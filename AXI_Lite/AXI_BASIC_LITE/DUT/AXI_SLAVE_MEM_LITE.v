==> flow/design.v <==
module AXI_Slave_MEM (
	input s_axi_aclk,
	input s_axi_aresetn,
	input s_axi_awvalid,
	input [31:0] s_axi_awaddr,
	output reg s_axi_awready,
	input s_axi_wvalid,
	input [31:0] s_axi_wdata,
	input [3:0] s_axi_wstrb,
	output reg s_axi_wready,
	input s_axi_bready,
	output reg s_axi_bvalid,
	output reg [1:0] s_axi_bresp
);
always @(posedge s_axi_aclk or negedge s_axi_aresetn)
begin
	if(!s_axi_aresetn) begin
		s_axi_awready <= 1'b0;
	end
	else if (s_axi_awready) begin   
		s_axi_awready <= 1'b0;
	end
	else if (s_axi_awvalid) begin
		s_axi_awready <= 1'b1;
	end
end
always @(posedge s_axi_aclk or negedge s_axi_aresetn)
begin
	if(!s_axi_aresetn) begin
		s_axi_wready <= 1'b0;
	end
	else if (s_axi_wready) begin
		s_axi_wready <= 1'b0;
	end
	else if (s_axi_wvalid) begin
		s_axi_wready <= 1'b1;
	end
end
reg [31:0] reg_addr;
reg valid_a;
always @(posedge s_axi_aclk or negedge s_axi_aresetn)
begin
	if(!s_axi_aresetn) begin
		reg_addr <= 32'd0;
		valid_a <= 1'b0;
	end
	else if (s_axi_bvalid) begin
		reg_addr <= 32'd0;
		valid_a <= 1'b0;
	end
	else if (s_axi_awvalid) begin
		reg_addr <= s_axi_awaddr;
		valid_a <= 1'b1;
	end
	end
reg [31:0] reg_data;
reg valid_d;
always @(posedge s_axi_aclk or negedge s_axi_aresetn)
begin
	if(!s_axi_aresetn) begin
		reg_data <= 32'd0;
		valid_d <= 1'b0;
	end
	else if(s_axi_bvalid) begin
		reg_data <= 32'd0;
		valid_d <= 1'b0;
	end	
	else if (s_axi_wvalid) begin
		reg_data <= s_axi_wdata;
		valid_d <= 1'b1;
	end
end
reg [31:0] mem [16:0];
integer i;
always @(posedge s_axi_aclk or negedge s_axi_aresetn)
begin
	if(!s_axi_aresetn) begin
		for(i=0;i<16;i=i+1)
				mem[i] <= 32'd0;
	end
	else if(valid_a && valid_d && reg_addr <= 15) begin
		mem[reg_addr] <= reg_data;
	end
end
always @(posedge s_axi_aclk or negedge s_axi_aresetn)
begin
	if(!s_axi_aresetn) begin
			s_axi_bvalid <= 1'b0;
			s_axi_bresp <= 2'b00;
		end
		else if (valid_a && valid_d && !s_axi_bvalid) begin  
				s_axi_bvalid <= 1'b1;					     
			if(reg_addr <= 15) begin
				s_axi_bresp <= 2'b00;
			end
			else begin
				s_axi_bresp <= 2'b10;
			end
				end
		else if (s_axi_bvalid) begin
				s_axi_bvalid <= 1'b0;
				s_axi_bresp <= 2'b00;
		end
		else begin
				s_axi_bvalid <= 1'b0;
				s_axi_bresp <= 2'b00;
		end
end
endmodule
From RTL to reports: AXI_Slave_MEM
What the tools print for AXI_Slave_MEM, step after step.
Lines are those of the file above, counted from 1.
Cell names lack the library's common part.
{ "design": {"design": "AXI_Slave_MEM", "clk_port": "s_axi_aclk", "library": "sky130hd", "pvt_corner": "tt_025C_1v80"} }

Elaborated design
Yosys after proc, flatten, opt, wreduce and memory -nomap, before mapping. Print and check cells are not counted. Equal cells are merged and count once.
{ "word_totals": {"regBits": 39, "latchBits": 0, "ramBits": 0, "romBits": 0, "clocked_rd_ports_x_width": 0, "memories": 0, "inputBits": 73, "output_inout_bits": 5, "word_cells": 26} }
{ "classes": {"addsub": 0, "n_mul": 0, "div": 0, "n_cmp": 1, "eq_ne": 0, "shift": 0, "muxes": 13, "logic": 0, "reduce_and_logical": 5} }
{ "ops": {"columns": ["op", "count"], "rows": [
  ["two-way mux 32 bit", 2],
  ["<= comparator 32 x 4 -> 1 bit (second input constant)", 1],
  ["two-way mux 1 bit", 9],
  ["nonzero test 2 bit", 2],
  ["two-way mux 2 bit", 2],
  ["logical AND 1 bit", 2],
  ["zero test 1 bit", 1]
]} }

Depth
Yosys ltp: most cells in a row. Word level: on the elaborated netlist, between registers, memories and ports. Mapped: between sequential cells and ports; inverters and the memories' decode and read muxes count.
{ "logic_depth": {"word_depth": 3, "ABC_AREA": 0, "depth_mapped": 4, "ltp_nobuf": 3} }

Mapped cells and area
Source: synth_stat.txt of the flow (Yosys; design flattened, memories mapped). It holds for the ABC_AREA given above (unset counts as 0); a run with the other value may have another netlist.
{ "types": {"columns": ["cell_type", "count", "type_area_um2"], "rows": [
  ["dfrtp_1", 34, 850.816],
  ["mux2i_1", 28, 280.269],
  ["nor2_1", 33, 123.869],
  ["nor4_2", 4, 50.048],
  ["buf_8", 2, 30.029],
  ["buf_6", 2, 22.522],
  ["nor4_1", 3, 18.768],
  ["nor2b_1", 2, 12.512],
  ["buf_2", 2, 10.01],
  ["buf_4", 1, 7.507],
  ["clkbuf_1", 2, 7.507],
  ["o21a_1", 1, 7.507],
  ["nand4_1", 1, 6.256],
  ["nand3_1", 1, 5.005],
  ["conb_1", 1, 3.754],
  ["nand2_1", 1, 3.754]
]} }
{ "mapped": {"mapped_cells": 118, "yosys_area_mm2": 0.0014401, "seq_area_mm2": 0.0008508, "ffs": 34, "buffers": 9} }

Path before layout
OpenSTA on the mapped netlist: ideal clock, no wires. The path of least setup slack (recovery checks aside). Input and output delay are each 20% of the period. Register names are those of the netlist, which keeps one name where synthesis merged equal registers.
{ "synth_path": {"kind": "flip-flop to flip-flop", "start": "reg reg_addr[12]", "end": "reg s_axi_bresp[1]", "period_ns": 1.97, "setup_time_ns": 0.119, "launch_ns": 0.000, "arrival_time_ns": 0.898, "required_time_ns": 1.851, "setup_slack_ns": 0.953, "delay_ns": 1.017, "driving_pins": 4, "n_path_buf": 0, "period_less_setup_slack_ns": 1.017} }
"delay_ns" = arrival - input delay + setup time.
"driving_pins": output pins that drive a net of the path, with the launching flip-flop's if there is one; two outputs of one cell count as two.
"period_less_setup_slack_ns" is the clock period less the worst setup slack; recovery checks do not enter. This is arithmetic on one report: input and output delays are still those of the set period (20% each).
The rows between start and end are the longest chain of elaborated cells between them; the timing report does not say that the signal goes this way. Where chains are equally long, one stands for them.
Each line given opens the expression or statement behind the cell; cells for indexed reads and writes are added by Yosys, which also makes memories of some case tables.
At most two assigning lines are given for a register; there are more.
{ "synth_between": {"path_cell_list": "dfrtp_1 > nor4_2 > nand4_1 > o21a_1", "elab_chain_len": 3, "cone_cells": 3, "cone_classes": "compare: 1; mux: 2"} }
{ "synth_lines": {"columns": ["item", "line_no", "rtl"], "rows": [
  ["start: declaration", 39, "reg [31:0] reg_addr;"],
  ["start: assignment", 44, "reg_addr <= 32'd0;"],
  ["start: assignment", 52, "reg_addr <= s_axi_awaddr;"],
  ["<= comparator 32 x 4 -> 1 bit", 93, "if(reg_addr <= 15) begin"],
  ["two-way mux 2 bit", 93, null],
  ["two-way mux 2 bit", 91, "else if (valid_a && valid_d && !s_axi_bvalid) begin"],
  ["end: assignment", 89, "s_axi_bresp <= 2'b00;"],
  ["end: assignment", 94, "s_axi_bresp <= 2'b00;"],
  ["end: declaration", 13, "output reg [1:0] s_axi_bresp"]
]} }

Worst path after layout
From the final timing report of job 1: the path of least setup slack in the routed layout; clock arrival at registers is part of the times.
{ "layout_path": {"kind": "flip-flop to flip-flop", "start": "reg reg_addr[24]", "end": "reg s_axi_bresp[1]", "period_ns": 1.4, "setup_time_ns": 0.10, "launch_ns": 0.36, "arrival_time_ns": 1.54, "required_time_ns": 1.66, "setup_slack_ns": 0.12, "driving_pins": 4, "n_path_buf": 0} }
The rows between start and end are the longest chain of elaborated cells between them; the timing report does not say that the signal goes this way. Where chains are equally long, one stands for them.
At most two assigning lines are given for a register; there are more.
{ "layout_between": {"path_cell_list": "dfrtp_1 > nor4_2 > nand3_1 > o21a_1", "elab_chain_len": 3, "cone_cells": 3, "cone_classes": "compare: 1; mux: 2"} }
{ "layout_lines": {"columns": ["item", "line_no", "rtl"], "rows": [
  ["start: declaration", 39, "reg [31:0] reg_addr;"],
  ["start: assignment", 44, "reg_addr <= 32'd0;"],
  ["start: assignment", 52, "reg_addr <= s_axi_awaddr;"],
  ["<= comparator 32 x 4 -> 1 bit", 93, "if(reg_addr <= 15) begin"],
  ["two-way mux 2 bit", 93, null],
  ["two-way mux 2 bit", 91, "else if (valid_a && valid_d && !s_axi_bvalid) begin"],
  ["end: assignment", 89, "s_axi_bresp <= 2'b00;"],
  ["end: assignment", 94, "s_axi_bresp <= 2'b00;"],
  ["end: declaration", 13, "output reg [1:0] s_axi_bresp"]
]} }

--- measured runs ---
Stored flow runs of AXI_Slave_MEM (2 of them; Yosys, OpenROAD, sky130hd). They differ in their settings and are not a sequence. Constraints: input delay and output delay 20% of the set period each, output load 0.01 pF.
"worst_setup_path_time_ns" means the part of the period allowed to the worst setup path (the constraints hold back 20% at inputs and 20% at outputs) less its slack; where the path has registers, the arrival times of their clocks count too.
By "final_power_uw" is meant OpenSTA's value without simulated activity: inputs other than the clock are taken to toggle once in ten clock periods, and the tool carries that through the logic.
[
  {
    "run": "job 1",
    "settings": { "period_ns": 1.4, "CORE_UTILIZATION": 41, "SETUP_SLACK_MARGIN": 0.33, "PLACE_DENSITY_LB_ADDON": 0.24, "CELL_PAD_IN_SITES_GLOBAL_PLACEMENT": 3, "CELL_PAD_IN_SITES_DETAIL_PLACEMENT": 2, "ABC_AREA": 0, "GPL_ROUTABILITY_DRIVEN": 1, "CTS_CLUSTER_SIZE": 80, "SLEW_MARGIN": 30, "MIN_ROUTING_LAYER": "met2", "CAP_MARGIN": 20, "CORE_MARGIN": 2 },
    "results": { "synth_chip_area_mm2": 0.0014401, "design.die.area_mm2": 0.0040025, "layout_stdcell_area_mm2": 0.0018868, "layout_utilization_pct": 56.1, "worst_setup_slack_ns": 0.121, "timing.setup.tns_ns": 0.000, "final_power_uw": 2889, "worst_setup_path_time_ns": 1.28, "timing.worst_path_kind": "flip-flop to flip-flop" }
  },
  {
    "run": "job 2",
    "settings": { "period_ns": 1.77, "CORE_UTILIZATION": 46, "SETUP_SLACK_MARGIN": -0.05, "PLACE_DENSITY_LB_ADDON": 0.05, "CORE_ASPECT_RATIO": 1.67, "CORE_MARGIN": 6, "CELL_PAD_IN_SITES_DETAIL_PLACEMENT": 2, "TNS_END_PERCENT": 100, "ABC_AREA": 1, "GPL_TIMING_DRIVEN": 0, "SLEW_MARGIN": 0, "CAP_MARGIN": 20 },
    "outcome": "not finished: placement ended with error DPL-0033"
  }
]
--- end ---
